==> flow/design.v <==
`default_nettype none
module I2C_slave (
    input logic clock, reset, 
    input  logic SDA_in, 
    output logic SDA_out,
    input  logic SCL,  
    output logic wr_up,
    input  logic [7:0] data_in, 
    output logic [7:0] data_out,
    output logic writeOK, wr_down
    ,input  logic data_incoming
);
    parameter I2C_ADDRESS = 7'h49;
    enum logic {SCL0, SCL1} scl_state, scl_nextstate;
    logic scl_rise, scl_fall, scl_high, scl_low;
    enum logic {SDA0, SDA1} sda_state, sda_nextstate;
    logic sda_rise, sda_fall, sda_high, sda_low;
    enum logic {WAIT_START, SDAFALL} start_state, start_nextstate;
    logic i2c_start;
    enum logic {WAIT_STOP, SCLRISE} stop_state, stop_nextstate;
    logic i2c_stop;
    always_comb begin : SCLstate
        scl_rise = 1'b0;
        scl_fall = 1'b0;
        scl_high = 1'b0;
        scl_low  = 1'b0;
        case (scl_state)
            SCL0: begin
                if (SCL) begin
                    scl_rise = 1'b1;
                    scl_high = 1'b1;
                    scl_nextstate = SCL1;
                end
                else begin
                    scl_low = 1'b1;
                    scl_nextstate = SCL0;
                end
            end
            SCL1: begin
                if (~SCL) begin
                    scl_fall = 1'b1;
                    scl_low = 1'b1;
                    scl_nextstate = SCL0;
                end
                else begin
                    scl_high = 1'b1;
                    scl_nextstate = SCL1;
                end
            end
            default: scl_nextstate = SCL0;
        endcase
    end
    always_comb begin : SDAstate
        sda_rise = 1'b0;
        sda_fall = 1'b0;
        sda_high = 1'b0;
        sda_low  = 1'b0;
        case (sda_state)
            SDA0: begin
                if (SDA_in) begin
                    sda_rise = 1'b1;
                    sda_high = 1'b1;
                    sda_nextstate = SDA1;
                end
                else begin
                    sda_low = 1'b1;
                    sda_nextstate = SDA0;
                end
            end
            SDA1: begin
                if (~SDA_in) begin
                    sda_fall = 1'b1;
                    sda_low = 1'b1;
                    sda_nextstate = SDA0;
                end
                else begin
                    sda_high = 1'b1;
                    sda_nextstate = SDA1;
                end
            end
            default: sda_nextstate = SDA0;
        endcase
    end
    always_comb begin : STARTstate
        i2c_start = 1'b0;
        case (start_state)
            WAIT_START: begin
                if (sda_fall && scl_high) begin
                    start_nextstate = SDAFALL;
                end
                else begin
                    start_nextstate = WAIT_START;
                end
            end
            SDAFALL: begin
                if (scl_fall && sda_low) begin
                    i2c_start = 1'b1;
                    start_nextstate = WAIT_START;
                end
                else if (scl_fall && sda_high) begin
                    start_nextstate = WAIT_START;
                end
                else begin
                    start_nextstate = SDAFALL;
                end
            end
            default: start_nextstate = WAIT_START;
        endcase
    end
    always_comb begin : STOPstate
        i2c_stop = 1'b0;
        case (stop_state)
            WAIT_STOP: begin
                if (scl_rise && sda_low) begin
                    stop_nextstate = SCLRISE;
                end
                else begin
                    stop_nextstate = WAIT_STOP;
                end
            end
            SCLRISE: begin
                if (sda_rise & scl_high) begin
                    i2c_stop = 1'b1;
                    stop_nextstate = WAIT_STOP;
                end
                else if (scl_fall) begin
                    stop_nextstate = WAIT_STOP;
                end
                else begin
                    stop_nextstate = SCLRISE;
                end
            end
            default: stop_nextstate = WAIT_STOP;
        endcase
    end
    always_ff @(posedge clock, negedge reset) begin
        if (~reset) begin
            scl_state <= SCL1;  
            sda_state <= SDA1;  
            start_state <= WAIT_START;
            stop_state <= WAIT_STOP;
        end
        else begin
            scl_state <= scl_nextstate;  
            sda_state <= sda_nextstate;  
            start_state <= start_nextstate;
            stop_state <= stop_nextstate;
        end
    end
    logic sipo_load, sipo_full, sipo_clear;
    logic [7:0] sipo_out;
    SIPO the_sipo (.clock, .reset, .data_in(SDA_in), .clear(sipo_clear), 
                   .load(sipo_load), .out(sipo_out), .full(sipo_full));
    logic store;
    logic [7:0] register_out;
    Register the_reg (.clock, .reset, .in(sipo_out), .out(register_out), 
                      .enable(store));
    logic piso_load, piso_spit, piso_empty;
    logic piso_out;
    PISO the_piso (.clock, .reset, .data_in(data_in), .spit(piso_spit), 
                   .load(piso_load), .out(piso_out), .empty(piso_empty));
    logic is_correct_address;
    assign is_correct_address = sipo_out[7:1] == I2C_ADDRESS;
    logic r1w0;
    assign r1w0 = sipo_out[0];
    logic ack;
    assign SDA_out = ack ? 1'b0 : piso_out;
    assign writeOK = ~wr_down & piso_empty;
    assign piso_load = ~wr_down & data_incoming & piso_empty;
    assign data_out = register_out;
    enum logic [3:0] {IDLE, ADDR_RD, WAIT_END, 
                      READ, READ_ACK, READ_PRELD, READ_LOAD, 
                      WRITE, WRITE_ACK, WRITE_PRELD, WRITE_SEND, WRITE_RELEASE} 
                      state, nextstate;
    always_comb begin : main_FSM
        sipo_clear = 1'b0;
        sipo_load = 1'b0;
        ack = 1'b0;
        store = 1'b0;
        wr_down = 1'b0;
        piso_spit = 1'b0;
        wr_up = 1'b0;
        unique case (state)
            IDLE: begin
                if (i2c_start) begin
                    sipo_clear = 1'b1;
                    nextstate = ADDR_RD;
                end
                else begin
                    nextstate = IDLE;
                end
            end
            ADDR_RD: begin
                if (scl_rise && ~sipo_full) begin
                    sipo_load = 1'b1;
                    nextstate = ADDR_RD;
                end
                else if (sipo_full && ~is_correct_address) begin 
                    nextstate = WAIT_END;
                end
                else if (sipo_full && is_correct_address && ~r1w0) begin
                    nextstate = READ;
                end
                else if (sipo_full && is_correct_address && r1w0) begin
                    nextstate = WRITE;
                end
                else begin
                    nextstate = ADDR_RD;
                end
            end
            WAIT_END: begin 
                if (i2c_stop)
                    nextstate = IDLE;
                else
                    nextstate = WAIT_END;
            end
            READ: begin
                if (scl_fall) begin
                    ack = 1'b1;
                    nextstate = READ_ACK;
                end else begin
                    nextstate = READ;
                end
            end
            READ_ACK: begin
                wr_down = 1'b1;
                if (scl_fall) begin
                    sipo_clear = 1'b1;
                    nextstate = READ_PRELD;
                end else begin
                    ack = 1'b1;
                    nextstate = READ_ACK;
                end
            end
            READ_PRELD: begin
                wr_down = 1'b1;
                if (scl_rise) begin
                    sipo_load = 1'b1;
                    nextstate = READ_LOAD;
                end else begin
                    nextstate = READ_PRELD;
                end
            end
            READ_LOAD: begin
                wr_down = 1'b1;
                if (scl_rise && ~sipo_full) begin
                    sipo_load = 1'b1;
                    nextstate = READ_LOAD;
                end
                else if (scl_fall && sipo_full) begin
                    ack = 1'b1;
                    store = 1'b1;
                    nextstate = READ_ACK; 
                end
                else if (sda_rise && scl_high) begin
                    nextstate = IDLE;
                end
                else begin
                    nextstate = READ_LOAD;
                end
            end
            WRITE: begin
                if (scl_fall) begin
                    ack = 1'b1;
                    nextstate = WRITE_ACK;
                end else begin
                    nextstate = WRITE;
                end
            end
            WRITE_ACK: begin
                if (scl_fall) begin
                    piso_spit = 1'b1;
                    wr_up = 1'b1;
                    nextstate = WRITE_PRELD;
                end else begin
                    ack = 1'b1;
                    nextstate = WRITE_ACK;
                end
            end
            WRITE_PRELD: begin
                if (scl_fall) begin
                    piso_spit = 1'b1;
                    wr_up = 1'b1;
                    nextstate = WRITE_SEND;
                end else begin
                    nextstate = WRITE_PRELD;
                end
            end
            WRITE_SEND: begin
                if (scl_fall && ~piso_empty) begin
                    piso_spit = 1'b1;
                    wr_up = 1'b1;
                    nextstate = WRITE_SEND;
                end
                else if (scl_fall && piso_empty) begin
                    nextstate = WRITE_RELEASE;
                end
                else begin
                    nextstate = WRITE_SEND;
                    wr_up = 1'b1;  
                end
            end
            WRITE_RELEASE: begin  
                if (scl_rise && sda_low) begin
                    nextstate = WRITE_PRELD;
                end
                else if (scl_rise && sda_high) begin
                    nextstate = IDLE;
                end
                else begin
                    nextstate = WRITE_RELEASE;
                end
            end
            default: nextstate = IDLE;
        endcase
    end
    always_ff @(posedge clock, negedge reset) begin
        if (~reset)
            state <= IDLE;
        else
            state <= nextstate;
    end
endmodule
module SIPO #(
    parameter SIZE = 8, 
    parameter UNIT = 1
) (
    input  logic [UNIT-1:0] data_in, 
    input  logic            clock, reset, 
    input  logic            clear, load, 
    output logic [SIZE-1:0] out, 
    output logic            full
);
    logic [$clog2(SIZE):0] counter;
    assign full = counter == SIZE;
    always_ff @(posedge clock, negedge reset) begin
        if (~reset) begin
            out <= 'b0;
            counter <= 'b0;
        end
        else begin
            if (clear) begin
                out <= 'b0;
                counter <= 'b0;
            end
            if (load && counter != SIZE) begin
                out <= {out[SIZE-UNIT-1:0], data_in};
                counter <= counter + 'd1;
            end
        end
    end
endmodule: SIPO
module PISO(
    input  logic [7:0] data_in, 
    input  logic            clock, reset, 
    input  logic            spit, load, 
    output logic  out, 
    output logic            empty
);
    logic [3:0] counter, counter_plus_1;
    logic [7:0] register;
    assign empty = counter == 8;
    logic shift;
    assign shift = spit && !empty;
    assign counter_plus_1 = counter + 'd1;
    always_ff @(posedge clock, negedge reset) begin: the_piso
        if (~reset) begin
            register <= 'b0;
            counter <= 'd8;
            out <= 'd0;
        end
        else if (load) begin
            register <= data_in;
            counter <= 'd0;
            out <= 'd0;
        end 
        else if (shift) begin
            register <= {register[6:0], 1'd0};
            counter <= counter_plus_1;
            out <= register[7];
        end
    end
endmodule
module Register #(
    parameter SIZE = 8
) (
    input  logic [SIZE-1:0] in, 
    output logic [SIZE-1:0] out, 
    input  logic            clock, reset, 
    input  logic            enable
);
    always_ff @(posedge clock, negedge reset) begin
        if (~reset)
            out <= 'b0;
        else if (enable) begin
            out <= in;
        end
    end
endmodule
Step by step through the tools: I2C_slave
The steps from the RTL of I2C_slave to its reports follow in flow order.
Lines are those of the file above, counted from 1.
Operators: Yosys type, input widths -> output width; for muxes data width and select width s.
Library cell names are shortened.
{"block": "setup", "top_module": "I2C_slave", "clk_port": "clock", "cell_library": "sky130hd", "corner": "tt_025C_1v80"}

Elaborated design
Source: Yosys, flattened and elaborated, memories not mapped. Widths are those after wreduce. Registers that Yosys merges into a memory's read port (data or address) are not register bits. Print and check cells do not count.
{"block": "bits", "elab_cells": 133, "input_bits": 13, "latch_bits": 0, "n_memories": 0, "romBits": 0, "output_inout_bits": 12, "ramBits": 0, "clocked_rd_ports_x_width": 0, "regBits": 41}
{"block": "classes", "add_sub_neg": 2, "shifts": 0, "reduce_logical": 25, "n_cmp": 0, "div_mod_pow": 0, "logic": 13, "n_eq": 15, "muxes": 67, "n_mul": 0}
{"block": "op_table", "op": "$pmux 4 s12", "n": 1}
{"block": "op_table", "op": "$mux 8", "n": 4}
{"block": "op_table", "op": "$mux 1", "n": 31}
{"block": "op_table", "op": "$mux 4", "n": 7}
{"block": "op_table", "op": "$eq 4x4->1 const B", "n": 6}
{"block": "op_table", "op": "$pmux 1 s2", "n": 12}
{"block": "op_table", "op": "$mux 3", "n": 8}
{"block": "op_table", "op": "$logic_and 1x1->1", "n": 16}
{"block": "op_table", "op": "$eq 4x3->1 const B", "n": 4}
{"block": "op_table", "op": "$not 1->1", "n": 9}
{"block": "op_table", "op": "$reduce_or 2->1", "n": 4}
{"block": "op_table", "op": "$add 4x1->4 const B", "n": 2}
{"block": "op_table", "op": "$eq 4x2->1 const B", "n": 2}
{"block": "op_table", "op": "$eq 7x7->1 const B", "n": 1}
{"block": "op_table", "op": "$mux 2", "n": 3}
{"block": "op_table", "op": "$and 1x1->1", "n": 4}
{"block": "op_table", "op": "$reduce_bool 2->1", "n": 2}
{"block": "op_table", "op": "$eq 4x1->1 const B", "n": 1}
{"block": "op_table", "op": "$ne 4x4->1 const B", "n": 1}
{"block": "op_table", "op": "$logic_not 4->1", "n": 1}
{"block": "op_table", "op": "$reduce_or 3->1", "n": 1}
{"block": "op_table", "op": "$pmux 1 s3", "n": 1}
{"block": "op_table", "op": "$logic_not 1->1", "n": 1}

Depth
Longest topological path by Yosys (ltp), each cell counted once; first at word level (registers and memories cut), then after technology mapping (sequential cells cut; the memories' decode and read muxes count).
{"block": "depth", "ltp_word": 9, "abc_area": 0, "mapped_depth": 8, "mapped_depth_nobuf": 6}

Mapped cells and area
Source: synth_stat.txt of the flow (Yosys; design flattened, memories mapped). It holds for the ABC_AREA given above (unset counts as 0); a run with the other value may have another netlist.
{"block": "by_type", "cell": "dfrtp_1", "n": 45, "type_area_um2": 1126.08}
{"block": "by_type", "cell": "a22o_1", "n": 17, "type_area_um2": 148.893}
{"block": "by_type", "cell": "mux2_2", "n": 11, "type_area_um2": 123.869}
{"block": "by_type", "cell": "dfstp_2", "n": 4, "type_area_um2": 105.101}
{"block": "by_type", "cell": "a21o_2", "n": 7, "type_area_um2": 61.309}
{"block": "by_type", "cell": "ha_1", "n": 4, "type_area_um2": 50.048}
{"block": "by_type", "cell": "nand2_1", "n": 13, "type_area_um2": 48.797}
{"block": "by_type", "cell": "inv_1", "n": 12, "type_area_um2": 45.043}
{"block": "by_type", "cell": "o22ai_1", "n": 5, "type_area_um2": 31.28}
{"block": "by_type", "cell": "a21oi_1", "n": 6, "type_area_um2": 30.029}
{"block": "by_type", "cell": "buf_2", "n": 6, "type_area_um2": 30.029}
{"block": "by_type", "cell": "and3b_1", "n": 3, "type_area_um2": 26.275}
{"block": "by_type", "cell": "nand3b_1", "n": 3, "type_area_um2": 22.522}
{"block": "by_type", "cell": "a22o_2", "n": 2, "type_area_um2": 20.019}
{"block": "by_type", "cell": "nand3_1", "n": 4, "type_area_um2": 20.019}
{"block": "by_type", "cell": "nor3_1", "n": 4, "type_area_um2": 20.019}
{"block": "by_type", "cell": "a31oi_1", "n": 3, "type_area_um2": 18.768}
{"block": "by_type", "cell": "nor2b_1", "n": 3, "type_area_um2": 18.768}
Other cell types: 27; their cells: 34.
{"block": "mapped", "mapped_area_um2": 2212.1, "n_buf": 9, "stdcells": 186, "ffs": 49}
By module: a second synthesis without flattening, with its own total; a netlist apart from the flattened one above.
{"block": "unflattened", "hier_cells": 233, "area_unflattened_um2": 2417.3}
Each row is one instance without its submodules.
{"block": "modules", "mod": "I2C_slave", "n_cells": 90, "n_inst": 1, "mod_area_um2": 824.5, "mod_seq_area_um2": 404.1}
{"block": "modules", "mod": "PISO", "n_cells": 73, "n_inst": 1, "mod_area_um2": 653.1, "mod_seq_area_um2": 326.6}
{"block": "modules", "mod": "SIPO", "n_cells": 53, "n_inst": 1, "mod_area_um2": 608.1, "mod_seq_area_um2": 300.3}
{"block": "modules", "mod": "Register", "n_cells": 17, "n_inst": 1, "mod_area_um2": 331.6, "mod_seq_area_um2": 200.2}

Path before layout
OpenSTA on the mapped netlist: ideal clock, no wires. The path of least setup slack (recovery checks aside). Input and output delay are each 20% of the period. Register names are those of the netlist, which keeps one name where synthesis merged equal registers.
{"block": "synth_path", "path_kind": "flip-flop to output port", "startpoint": "reg the_sipo.counter[0]", "endpoint": "out SDA_out", "driving_pins": 9, "tclk_ns": 3.23, "arrival_time_ns": 1.732, "delay_ns": 1.732, "t_first_pin_ns": 0.000, "required_ns": 2.584, "slack_ns": 0.852, "period_less_setup_slack_ns": 2.378}
"delay_ns" is the arrival time less input delay plus setup time.
At an output port there is no setup time.
"driving_pins" counts driving pins, that of a launching flip-flop among them; a cell with two outputs on the path counts twice.
"period_less_setup_slack_ns" is the clock period less the worst setup slack; recovery checks do not enter. This is arithmetic on one report: input and output delays are still those of the set period (20% each).
Between the ends stands the longest chain of elaborated cells between them, by number of cells; it is not shown to be the way that was timed. Of several equally long chains one is given.
Each line given opens the expression or statement behind the cell; cells for indexed reads and writes are added by Yosys, which also makes memories of some case tables.
At most two assigning lines are given for a register; there are more.
{"block": "synth_between", "path_cell_list": "dfrtp_1 > inv_1 > ha_1 > and3b_1 > buf_2 > and3_2 > buf_2 > nand3b_1 > nor3_1", "elab_chain_cells": 6}
{"block": "synth_rtl", "element": "start, declared", "line_no": 334, "rtl": "logic [$clog2(SIZE):0] counter;"}
{"block": "synth_rtl", "element": "start, assigned", "line_no": 339, "rtl": "counter <= 'b0;"}
{"block": "synth_rtl", "element": "start, assigned", "line_no": 348, "rtl": "counter <= counter + 'd1;"}
{"block": "synth_rtl", "element": "$eq 4x4->1", "line_no": 335, "rtl": "assign full = counter == SIZE;"}
{"block": "synth_rtl", "element": "$logic_and 1x1->1", "line_no": 250, "rtl": "else if (scl_fall && sipo_full) begin"}
{"block": "synth_rtl", "element": "$mux 1", "line_no": 250}
{"block": "synth_rtl", "element": "$mux 1", "line_no": 246, "rtl": "if (scl_rise && ~sipo_full) begin"}
{"block": "synth_rtl", "element": "$pmux 1 s3", "line_no": 183, "rtl": "unique case (state)"}
{"block": "synth_rtl", "element": "$mux 1", "line_no": 167, "rtl": "assign SDA_out = ack ? 1'b0 : piso_out;"}
{"block": "synth_rtl", "element": "end, declared", "line_no": 5, "rtl": "output logic SDA_out,"}

Path in the finished layout
Path of least setup slack in the final report of job 1 (OpenROAD, finished layout, wires in). Where an end is a register, its clock arrival counts in the times.
{"block": "layout_path", "path_kind": "input port to output port", "startpoint": "in SCL", "endpoint": "out SDA_out", "required_ns": 3.71, "input_delay_ns": 0.93, "tclk_ns": 4.64, "arrival_time_ns": 2.90, "driving_pins": 7, "t_first_pin_ns": 0.93, "slack_ns": 0.81}
Between the ends stands the longest chain of elaborated cells between them, by number of cells; it is not shown to be the way that was timed. Of several equally long chains one is given.
{"block": "layout_between", "path_cell_list": "clkdlybuf4s50_1 > nor2b_1 > buf_4 > and3_2 > nand3b_1 > nor3_1 > clkdlybuf4s50_1", "elab_chain_cells": 7}
{"block": "layout_rtl", "element": "start, declared", "line_no": 6, "rtl": "input  logic SCL,"}
{"block": "layout_rtl", "element": "$mux 1", "line_no": 40, "rtl": "if (~SCL) begin"}
{"block": "layout_rtl", "element": "$pmux 1 s2", "line_no": 27, "rtl": "case (scl_state)"}
{"block": "layout_rtl", "element": "$logic_and 1x1->1", "line_no": 250, "rtl": "else if (scl_fall && sipo_full) begin"}
{"block": "layout_rtl", "element": "$mux 1", "line_no": 250}
{"block": "layout_rtl", "element": "$mux 1", "line_no": 246, "rtl": "if (scl_rise && ~sipo_full) begin"}
{"block": "layout_rtl", "element": "$pmux 1 s3", "line_no": 183, "rtl": "unique case (state)"}
{"block": "layout_rtl", "element": "$mux 1", "line_no": 167, "rtl": "assign SDA_out = ack ? 1'b0 : piso_out;"}
{"block": "layout_rtl", "element": "end, declared", "line_no": 5, "rtl": "output logic SDA_out,"}

--- measured runs ---
Design I2C_slave on sky130hd. What follows are 2 stored runs of the flow, each under its own settings; their order means nothing. The constraints put input and output delay at 20% of the set period each and load the outputs with 0.01 pF.
"period_reached_ns" = clock period - worst setup slack. The figure is calculated, with input and output delays left at 20% of the set period.
"critical_path_time_ns": the worst setup path's part of the clock period (all of it between registers, 20% less for each end at a port) less its slack. A launch clock that arrives late makes it longer, a capture clock that arrives late makes it shorter.
"power_total_w": no workload was simulated; the value follows from the tool's default switching activity.

{"run": "job 1", "settings": { "period_ns": 4.64, "CAP_MARGIN": 20, "CORE_MARGIN": 2, "CORE_UTILIZATION": 40, "SLEW_MARGIN": 20 }, "results": { "final_util_frac": 0.483, "timing.setup.ws_ns": 0.813, "tns_setup_ns": 0.000, "synthArea_um2": 2212.1, "design_die_area_um2": 6141.1, "period_reached_ns": 3.827, "finalCellArea_um2": 2626.3, "critical_path_time_ns": 1.97, "timing.worst_path_kind": "input port to output port", "power_total_w": 0.001151 }}
{"run": "job 2", "settings": { "period_ns": 1.68, "CORE_UTILIZATION": 38, "PLACE_DENSITY_LB_ADDON": 0.01, "CELL_PAD_IN_SITES_DETAIL_PLACEMENT": 2, "TNS_END_PERCENT": 40, "ABC_AREA": 0, "CTS_CLUSTER_SIZE": 54, "CTS_CLUSTER_DIAMETER": 238, "CAP_MARGIN": 15, "SLEW_MARGIN": 40, "MIN_ROUTING_LAYER": "met2", "CORE_MARGIN": 2 }, "results": { "final_util_frac": 0.572, "timing.setup.ws_ns": -0.497, "tns_setup_ns": -5.844, "synthArea_um2": 2212.1, "design_die_area_um2": 6447.3, "period_reached_ns": 2.177, "finalCellArea_um2": 3186.8, "critical_path_time_ns": 1.84, "timing.worst_path_kind": "flip-flop to output port", "power_total_w": 0.00387 }}
--- end ---
